==> flow/design.v <==
module peasant #(parameter NBITS = 20)
                (input logic [NBITS-1:0] A,B,
                 input logic clock, reset, oReady, iValid,
                 output logic iReady, oValid,
                 output logic [NBITS+NBITS-1:0]result);
    enum logic [1:0] {INIT, CALC, SEND} state; 
    logic [NBITS+NBITS-1:0] A_aux, B_aux;
    always_ff @(posedge clock)begin
        if(reset)begin
            A_aux <= '0;
            B_aux <= '0;
            result <= '0;
            state <= INIT;
            iReady <= 0;
            oValid <= 0;
        end
        else begin
            case(state)
                INIT: begin
                        iReady <= 1;
                        oValid <= 0;
                        A_aux <= A;
                        B_aux <= B;
                        state <= CALC;        
                end
                CALC: begin
                    if(A_aux >= 1)begin
                        A_aux <= (A_aux >>> 1);
                        B_aux <= (B_aux <<< 1);
                        result <= result + (A_aux[0] ? B_aux : 0);
                    end  
                    else begin
                        state <= SEND;
                        oValid <= 1;
                    end
                end
                SEND: begin
                    if(oReady)begin
                        oValid <= 0;
                        state <= INIT;
                    end
                    else state <= SEND;
                end
            endcase
        end
    end
endmodule
Tool chain data of peasant
Tool output for the design above, in the order of the flow.
Lines are those of the file above, counted from 1.
Not given: n/a

design
  design top = peasant
  clock = clock
  library = sky130hd
  corner = tt_025C_1v80

Word level
Yosys after proc, flatten, opt, wreduce and memory -nomap, before mapping. Memory bits, and registers merged into a memory's read port (data or address), are not among the register bits. Print and check cells are not counted. Equal cells are merged and count once.

word-level totals
  register bits = 124
  output and inout port bits = 42

cells by class
  $add $sub $neg = 1
  magnitude comparators = 1
  equal/unequal tests = 5
  mux-type cells = 11
  reduce/logical cells = 7

operators with widths
  operator                                                             number
  case mux 40 bit (select 2 bit)                                       2
  two-way mux 40 bit                                                   3
  greater-or-equal comparator 40 x 1 -> 1 bit (second input constant)  1
  adder 40 bit                                                         1
  != test 2 bit (second input constant)                                3
  AND reduction 2 bit                                                  3
  case mux 2 bit (select 3 bit)                                        1
  two-way mux 2 bit                                                    2
  AND reduction 3 bit                                                  1
  nonzero test 3 bit                                                   1
  case mux 1 bit (select 3 bit)                                        1
  == test 2 x 1 -> 1 bit (second input constant)                       1
  == test 2 bit (second input constant)                                1
  logical NOT 2 bit                                                    1
  nonzero test 2 bit                                                   1
  two-way mux 1 bit                                                    2

Depth
Depth = most cells in a row (Yosys ltp): at word level without a register or memory, in the mapped netlist without a sequential cell, where the memories' decode and read muxes count.

depth
  depth after elaboration = 3
  ABC_AREA = 0
  mapped depth = 13

Netlist
Source: synth_stat.txt of the flow (Yosys; design flattened, memories mapped). It holds for the ABC_AREA given above (unset counts as 0); a run with the other value may have another netlist.
The area totals of this step are shown rounded.

cell types
  cell type                  number  area in all (um^2)
  sky130_fd_sc_hd__dfxtp_1   105     2.1E+03
  sky130_fd_sc_hd__ha_1      39      487.968
  sky130_fd_sc_hd__a21oi_1   91      455.437
  sky130_fd_sc_hd__mux2i_1   41      410.394
  sky130_fd_sc_hd__nand2_1   109     409.142
  sky130_fd_sc_hd__a211oi_1  43      322.81
  sky130_fd_sc_hd__nor2_1    74      277.766
  sky130_fd_sc_hd__and2_1    39      243.984
  sky130_fd_sc_hd__nand3_1   35      175.168
  sky130_fd_sc_hd__clkbuf_1  43      161.405
  sky130_fd_sc_hd__a21o_1    20      150.144
  sky130_fd_sc_hd__xnor2_1   16      140.134
  sky130_fd_sc_hd__xor2_1    15      131.376
  sky130_fd_sc_hd__o21ai_0   24      120.115
  sky130_fd_sc_hd__a221oi_2  4       60.058
  sky130_fd_sc_hd__nor3_1    8       40.038
  sky130_fd_sc_hd__nand4_1   6       37.536
  sky130_fd_sc_hd__nor2b_1   6       37.536

Other cell types: 38; their cells: 78.

mapped netlist
  mapped cells = 796
  mapped area = 0.006332 mm^2
  flip-flops = 105

Timing after synthesis
Source: OpenSTA report_checks on the synthesized netlist (no wires, ideal clock, input and output delay 20% of the period each), path of least setup slack; recovery checks are left aside. Register names are those of the netlist, which keeps one name where synthesis merged equal registers.

timing path after synthesis
  kind = register to register
  from = reg A_aux[0]
  to = reg result[30]
  period = 3340 ps
  library setup time = 117 ps
  time at the first pin = 0 ps
  arrival time = 3006 ps
  data required time = 3223 ps
  path slack = 217 ps
  delay of the path = 3123 ps
  stages = 14
  path buffers = 1
  synthesis period reached = 3123 ps

"delay of the path" is the arrival time less input delay plus setup time.
"stages": output pins that drive a net of the path, with the launching flip-flop's if there is one; two outputs of one cell count as two.
"synthesis period reached" is the clock period less the worst setup slack; recovery checks do not enter. This is arithmetic on one report: input and output delays are still those of the set period (20% each).
The rows between start and end are the longest chain of elaborated cells between them; the timing report does not say that the signal goes this way. Where chains are equally long, one stands for them.
Each line given opens the expression or statement behind the cell; cells for indexed reads and writes are added by Yosys, which also makes memories of some case tables.
A register here has more assigning lines than the two given.

between the ends, after synthesis
  cells stage by stage = sky130_fd_sc_hd__dfxtp_1 sky130_fd_sc_hd__clkbuf_1 sky130_fd_sc_hd__and2_1 sky130_fd_sc_hd__ha_1 sky130_fd_sc_hd__fa_1 sky130_fd_sc_hd__a21o_1 sky130_fd_sc_hd__a221oi_2 sky130_fd_sc_hd__o211ai_2 sky130_fd_sc_hd__a221oi_2 sky130_fd_sc_hd__a2111oi_2 sky130_fd_sc_hd__o21ai_2 sky130_fd_sc_hd__a31oi_1 sky130_fd_sc_hd__xor2_1 sky130_fd_sc_hd__a22o_1
  cells in the longest elaborated chain = 2

ends and longest elaborated chain, after synthesis
  item                RTL line  RTL
  from (decl)         7         logic [NBITS+NBITS-1:0] A_aux, B_aux;
  from (assign)       10        A_aux <= '0;
  from (assign)       28        A_aux <= (A_aux >>> 1);
  two-way mux 40 bit  30        result <= result + (A_aux[0] ? B_aux : 0);
  adder 40 bit        30
  to (assign)         12        result <= '0;
  to (assign)         30
  to (decl)           5         output logic [NBITS+NBITS-1:0]result);

Timing after layout
Path of least setup slack in the final report of run 1 (OpenROAD, finished layout, wires in). Where an end is a register, its clock arrival counts in the times.
The path's times are printed in steps of 10 ps; the period is the one set.

timing path after layout
  kind = register to register
  from = reg A_aux[0]
  to = reg result[30]
  period = 2600 ps
  library setup time = 100 ps
  time at the first pin = 360 ps
  arrival time = 3320 ps
  data required time = 2860 ps
  path slack = -460 ps
  stages = 13
  path buffers = 0

The rows between start and end are the longest chain of elaborated cells between them; the timing report does not say that the signal goes this way. Where chains are equally long, one stands for them.
A register here has more assigning lines than the two given.

between the ends, after layout
  cells stage by stage = sky130_fd_sc_hd__dfxtp_4 sky130_fd_sc_hd__and2_4 sky130_fd_sc_hd__ha_4 sky130_fd_sc_hd__fa_2 sky130_fd_sc_hd__a21o_1 sky130_fd_sc_hd__a221oi_4 sky130_fd_sc_hd__o211ai_2 sky130_fd_sc_hd__a221oi_4 sky130_fd_sc_hd__a2111oi_4 sky130_fd_sc_hd__o21ai_2 sky130_fd_sc_hd__a31oi_1 sky130_fd_sc_hd__xor2_1 sky130_fd_sc_hd__a22o_1
  cells in the longest elaborated chain = 2

ends and longest elaborated chain, after layout
  item                RTL line  RTL
  from (decl)         7         logic [NBITS+NBITS-1:0] A_aux, B_aux;
  from (assign)       10        A_aux <= '0;
  from (assign)       28        A_aux <= (A_aux >>> 1);
  two-way mux 40 bit  30        result <= result + (A_aux[0] ? B_aux : 0);
  adder 40 bit        30
  to (assign)         12        result <= '0;
  to (assign)         30
  to (decl)           5         output logic [NBITS+NBITS-1:0]result);

Top module peasant; platform sky130hd; tools Yosys and OpenROAD; 2 stored runs in no particular order. Input and output delays are each 20% of the period that was set; the output load is 0.01 pF.
By "reached clock period" is meant the clock period of the run minus its worst setup slack. This is arithmetic on one report: input and output delays are still those of the set period (20% each).
"critical path time" is the time allowed to the run's worst setup path (the clock period less input and output delay, where it has them) less its slack. Clock arrival times count: a late capture clock shortens it, a late launch clock lengthens it.
"overall power" is the tool's figure for a default switching activity; nothing was simulated.
"critical path time" is given in steps of 10 ps.
Values from the reports are rounded here.
Settings: n/a = not set for that run.

item                                           run 1                 run 2
period_ns                                      2.6                   2.65
CORE_UTILIZATION                               32                    53
PLACE_DENSITY_LB_ADDON                         0.21                  n/a
CORE_ASPECT_RATIO                              0.75                  0.73
GPL_ROUTABILITY_DRIVEN                         0                     n/a
CAP_MARGIN                                     25                    20
MIN_ROUTING_LAYER                              met1                  met1
CORE_MARGIN                                    2                     2
SLEW_MARGIN                                    20                    20
SETUP_SLACK_MARGIN                             n/a                   0.03
PLACE_DENSITY                                  n/a                   0.5
ABC_AREA                                       n/a                   0
GPL_TIMING_DRIVEN                              n/a                   0
MAX_ROUTING_LAYER                              n/a                   met4
synthesized cell area (mm^2)                   0.006332              0.006332
standard-cell area of the final layout (mm^2)  0.009543              0.008996
total negative setup slack (ps)                -5357                 -7670
overall die area (mm^2)                        0.02094               0.01285
critical path time (ps)                        3060                  3210
worst setup path kind                          register to register  register to register
reached clock period (ps)                      3063                  3205
overall power (µW)                             4018                  3704
smallest setup slack (ps)                      -463                  -555
