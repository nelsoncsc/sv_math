==> flow/design.v <==
module sqrt #(parameter NBITS = 8, PRECISION = 10)
                (input logic [NBITS-1:0] A,
                 input logic clock, reset, oReady, iValid,
                 output logic iReady, oValid,
                 output logic [NBITS-1:0]result);
    enum logic [1:0] {INIT, SET, CALC, SEND} state; 
    logic [NBITS+NBITS-1:0] A_aux, Y, P;
    logic [$clog2(NBITS):0] m;
    always_ff @(posedge clock)begin
        if(reset)begin
            A_aux <= '0;
            result <= '0;
            m <= NBITS-1;
            state <= INIT;
            iReady <= 0;
            oValid <= 0;
        end
        else begin
            case(state)
                INIT: begin
                        iReady <= 1;
                        oValid <= 0;
                        A_aux <= A<<<PRECISION;
                        Y <= '0;
                        P <= '0;
                        m <= NBITS-1;
                        state <= SET;       
                end
                SET: begin
                       if(m < NBITS)begin
                         Y <= ((P<<<(m+1)) + (1 <<< (m+m)));
                         state <= CALC;
                       end
                       else begin
                         oValid <= 1;
                         state <= SEND;
                       end
                end
                CALC: begin
                    if(Y < A_aux || Y == A_aux)begin
                        A_aux <= A_aux - Y;
                        P <= P + (1 <<< m);
                        result[m] <= 1;
                    end  
                    else result[m] <= 0;
                        m <= m-1;
                        state <= SET;
                end
                SEND: begin
                    if(oReady)begin
                        result <= result >>>(PRECISION-1);
                        oValid <= 0;
                        state <= INIT;
                    end
                end
            endcase
        end
    end
endmodule
==> Step by step through the tools: sqrt <==
The steps from the RTL of sqrt to its reports follow in flow order.
Lines are those of the file above, counted from 1.
{ "design": {"design": "sqrt", "clock": "clock", "cell_library": "sky130hd", "corner": "tt_025C_1v80"} }

==> After elaboration <==
Source: Yosys, flattened and elaborated, memories not mapped. Widths are those after wreduce. Registers that Yosys merges into a memory's read port (data or address) are not register bits. Print and check cells do not count.
{ "bits": {"register_bits": 64} }
{ "classes": {"n_addsub": 7, "cmp": 2, "eq_ne": 8, "shift": 5, "n_mux": 16, "n_logic": 6, "reduce_and_logical": 14} }
{ "ops": {"columns": ["operator", "n"], "rows": [
  ["16-bit parallel mux with 2-bit select", 3],
  ["16-bit two-way mux", 3],
  ["1-bit by 4-bit <<< shifter with 16-bit output (first input constant)", 2],
  ["16-bit adder", 2],
  ["1-bit by 5-bit variable shift with 8-bit output (first input constant)", 2],
  ["16-bit subtractor", 1],
  ["16-bit less-than comparator", 1],
  ["16-bit == test", 1],
  ["16-bit by 5-bit <<< shifter with 16-bit output", 1],
  ["8-bit bitwise OR", 2],
  ["8-bit parallel mux with 2-bit select", 1],
  ["8-bit two-way mux", 2],
  ["3-bit AND reduction", 3],
  ["2-bit != test (second input constant)", 4],
  ["8-bit AND", 1],
  ["8-bit NOT", 1],
  ["4-bit parallel mux with 2-bit select", 1],
  ["2-bit AND reduction", 3],
  ["3-bit nonzero test", 2],
  ["2-bit parallel mux with 3-bit select", 1],
  ["4-bit by 1-bit adder with 5-bit output (second input constant)", 1],
  ["4-bit negator with 5-bit output", 1],
  ["2-bit == test (second input constant)", 2],
  ["2-bit nonzero test", 2],
  ["2-bit OR reduction", 2],
  ["4-bit by 1-bit subtractor with 4-bit output (second input constant)", 1],
  ["4-bit adder", 1],
  ["4-bit less-than comparator (second input constant)", 1]
]} }
Other operator kinds: 7; their cells: 10.

==> Longest topological paths <==
Depth = most cells in a row (Yosys ltp): at word level without a register or memory, in the mapped netlist without a sequential cell, where the memories' decode and read muxes count.
{ "logic_depth": {"ltp_word": 7, "ABC_AREA": 0, "ltp_mapped": 17, "ltp_nobuf": 14} }

==> After synthesis <==
Source: synth_stat.txt of the flow (Yosys; design flattened, memories mapped). It holds for the ABC_AREA given above (unset counts as 0); a run with the other value may have another netlist.
{ "types": {"columns": ["cell", "n"], "rows": [
  ["sky130_fd_sc_hd__edfxtp_1", 32],
  ["sky130_fd_sc_hd__dfxtp_1", 34],
  ["sky130_fd_sc_hd__xnor2_1", 42],
  ["sky130_fd_sc_hd__ha_1", 28],
  ["sky130_fd_sc_hd__nor2_1", 69],
  ["sky130_fd_sc_hd__a21oi_1", 44],
  ["sky130_fd_sc_hd__mux2i_1", 22],
  ["sky130_fd_sc_hd__o21ai_0", 38],
  ["sky130_fd_sc_hd__nand2_1", 44],
  ["sky130_fd_sc_hd__inv_1", 37],
  ["sky130_fd_sc_hd__and2_1", 19],
  ["sky130_fd_sc_hd__xor2_1", 12],
  ["sky130_fd_sc_hd__nor2b_1", 16],
  ["sky130_fd_sc_hd__nor3_1", 19],
  ["sky130_fd_sc_hd__a211oi_1", 12],
  ["sky130_fd_sc_hd__a22oi_1", 12],
  ["sky130_fd_sc_hd__buf_6", 8],
  ["sky130_fd_sc_hd__mux4_2", 4]
]} }
Other cell types: 75; their cells: 209.
{ "synth_totals": {"mapped_cells": 701, "area_um2": 5979.5, "sequential_area_um2": 1641.6, "ff_cells": 66, "buf_cells": 45} }

==> Worst setup path after synthesis <==
Path of least setup slack by OpenSTA after synthesis, without wires, with an ideal clock, recovery checks aside; 20% of the period is set as input and as output delay. Where synthesis merged equal registers, the netlist keeps one of their names.
{ "synth_path": {"path_kind": "register to register", "from": "reg m[1]", "to": "reg Y[12]", "tclk_ns": 4.67, "setup_ns": 0.255, "t_first_pin_ns": 0.000, "arrival_time_ns": 3.573, "path_slack_ns": 0.843, "delay_ns": 3.828, "stages": 16, "synth_period_reached_ns": 3.827} }
"delay_ns" = arrival - input delay + setup time.
"stages" counts driving pins, that of a launching flip-flop among them; a cell with two outputs on the path counts twice.
"synth_period_reached_ns" = period - worst setup slack (recovery checks aside). The figure is calculated, with input and output delays left at 20% of the set period.
The rows between start and end are the longest chain of elaborated cells between them; the timing report does not say that the signal goes this way. Where chains are equally long, one stands for them.
Each line given opens the expression or statement behind the cell; cells for indexed reads and writes are added by Yosys, which also makes memories of some case tables.
A register here has more assigning lines than the two given.
Ways into the end's enable are left out, as the timed path ends at the data pin.
{ "synth_via": {"path_cell_list": "sky130_fd_sc_hd__dfxtp_1 -> sky130_fd_sc_hd__buf_2 -> sky130_fd_sc_hd__buf_1 -> sky130_fd_sc_hd__inv_1 -> sky130_fd_sc_hd__ha_1 -> sky130_fd_sc_hd__buf_6 -> sky130_fd_sc_hd__mux4_2 -> sky130_fd_sc_hd__and2_4 -> sky130_fd_sc_hd__o21ai_4 -> sky130_fd_sc_hd__nor2_2 -> sky130_fd_sc_hd__a2111oi_4 -> sky130_fd_sc_hd__o41ai_2 -> sky130_fd_sc_hd__a221o_2 -> sky130_fd_sc_hd__o31ai_4 -> sky130_fd_sc_hd__xnor2_1 -> sky130_fd_sc_hd__and2_1", "elab_chain_len": 5} }
{ "synth_rtl": {"columns": ["item", "line_no", "rtl"], "rows": [
  ["start: declaration", 8, "logic [$clog2(NBITS):0] m;"],
  ["start: assignment", 13, "m <= NBITS-1;"],
  ["start: assignment", 26, "m <= NBITS-1;"],
  ["4-bit by 1-bit adder with 5-bit output", 31, "Y <= ((P<<<(m+1)) + (1 <<< (m+m)));"],
  ["16-bit by 5-bit <<< shifter with 16-bit output", 31, null],
  ["16-bit adder", 31, null],
  ["16-bit two-way mux", 30, "if(m < NBITS)begin"],
  ["16-bit parallel mux with 2-bit select", 19, "case(state)"],
  ["end: assignment", 24, "Y <= '0;"],
  ["end: assignment", 31, null],
  ["end: declaration", 7, "logic [NBITS+NBITS-1:0] A_aux, Y, P;"]
]} }

==> Worst path after layout <==
Path of least setup slack in the final report of stored run 1 (OpenROAD, finished layout, wires in). Where an end is a register, its clock arrival counts in the times.
{ "layout_path": {"path_kind": "register to register", "from": "reg m[1]", "to": "reg Y[10]", "tclk_ns": 4.92, "setup_ns": 0.24, "t_first_pin_ns": 0.34, "arrival_time_ns": 4.13, "path_slack_ns": 0.89, "stages": 16} }
The rows between start and end are the longest chain of elaborated cells between them; the timing report does not say that the signal goes this way. Where chains are equally long, one stands for them.
A register here has more assigning lines than the two given.
Ways into the end's enable are left out, as the timed path ends at the data pin.
{ "layout_via": {"path_cell_list": "sky130_fd_sc_hd__dfxtp_2 -> sky130_fd_sc_hd__buf_6 -> sky130_fd_sc_hd__buf_4 -> sky130_fd_sc_hd__inv_1 -> sky130_fd_sc_hd__ha_1 -> sky130_fd_sc_hd__buf_6 -> sky130_fd_sc_hd__mux4_2 -> sky130_fd_sc_hd__and2_4 -> sky130_fd_sc_hd__o21ai_4 -> sky130_fd_sc_hd__nor2_2 -> sky130_fd_sc_hd__a2111oi_4 -> sky130_fd_sc_hd__o41ai_4 -> sky130_fd_sc_hd__a221o_2 -> sky130_fd_sc_hd__buf_4 -> sky130_fd_sc_hd__xor2_1 -> sky130_fd_sc_hd__and2_1", "elab_chain_len": 5} }
{ "layout_rtl": {"columns": ["item", "line_no", "rtl"], "rows": [
  ["start: declaration", 8, "logic [$clog2(NBITS):0] m;"],
  ["start: assignment", 13, "m <= NBITS-1;"],
  ["start: assignment", 26, "m <= NBITS-1;"],
  ["4-bit by 1-bit adder with 5-bit output", 31, "Y <= ((P<<<(m+1)) + (1 <<< (m+m)));"],
  ["16-bit by 5-bit <<< shifter with 16-bit output", 31, null],
  ["16-bit adder", 31, null],
  ["16-bit two-way mux", 30, "if(m < NBITS)begin"],
  ["16-bit parallel mux with 2-bit select", 19, "case(state)"],
  ["end: assignment", 24, "Y <= '0;"],
  ["end: assignment", 31, null],
  ["end: declaration", 7, "logic [NBITS+NBITS-1:0] A_aux, Y, P;"]
]} }

Record of 2 stored runs of the RTL-to-layout flow on sqrt, platform sky130hd. The runs are unordered. Constraints: input delay and output delay 20% of the set period each, output load 0.01 pF.
"allowed time less slack (worst setup path)" = time allowed to the worst setup path (clock period - input delay - output delay, where it has them) - its slack; a late launch clock adds to it, a late capture clock takes from it.
By "total power of the final layout" is meant OpenSTA's value without simulated activity: inputs other than the clock are taken to toggle once in ten clock periods, and the tool carries that through the logic.

==> stored run 1: settings <==
{ "period_ns": 4.92, "CORE_UTILIZATION": 28, "SETUP_SLACK_MARGIN": 0.82, "PLACE_DENSITY_LB_ADDON": 0.13, "CORE_ASPECT_RATIO": 0.79, "GPL_TIMING_DRIVEN": 0, "CTS_CLUSTER_SIZE": 71, "CAP_MARGIN": 20, "MIN_ROUTING_LAYER": "met1", "MAX_ROUTING_LAYER": "met5", "CORE_MARGIN": 2, "SLEW_MARGIN": 20 }
==> stored run 1: results <==
overall die area: 22548.2 µm²
worst hold slack in the final report: 0.478 ns
cell area after synthesis: 5979.5 µm²
total power of the final layout: 1.720 mW
total negative slack on setup checks: 0.000 ns
allowed time less slack (worst setup path): 4.03 ns
critical path kind: register to register
smallest setup slack: 0.890 ns
standard-cell area after routing: 7019.2 µm²

==> stored run 2: settings <==
{ "period_ns": 4.51, "CORE_UTILIZATION": 50, "SETUP_SLACK_MARGIN": 1.16, "PLACE_DENSITY_LB_ADDON": 0.27, "HOLD_SLACK_MARGIN": 0.15, "CORE_ASPECT_RATIO": 0.56, "CELL_PAD_IN_SITES_DETAIL_PLACEMENT": 2, "TNS_END_PERCENT": 65, "CTS_CLUSTER_DIAMETER": 106, "SLEW_MARGIN": 40, "MIN_ROUTING_LAYER": "met2", "CAP_MARGIN": 20, "CORE_MARGIN": 2 }
==> stored run 2: results <==
incomplete, placement halted on DPL-0033
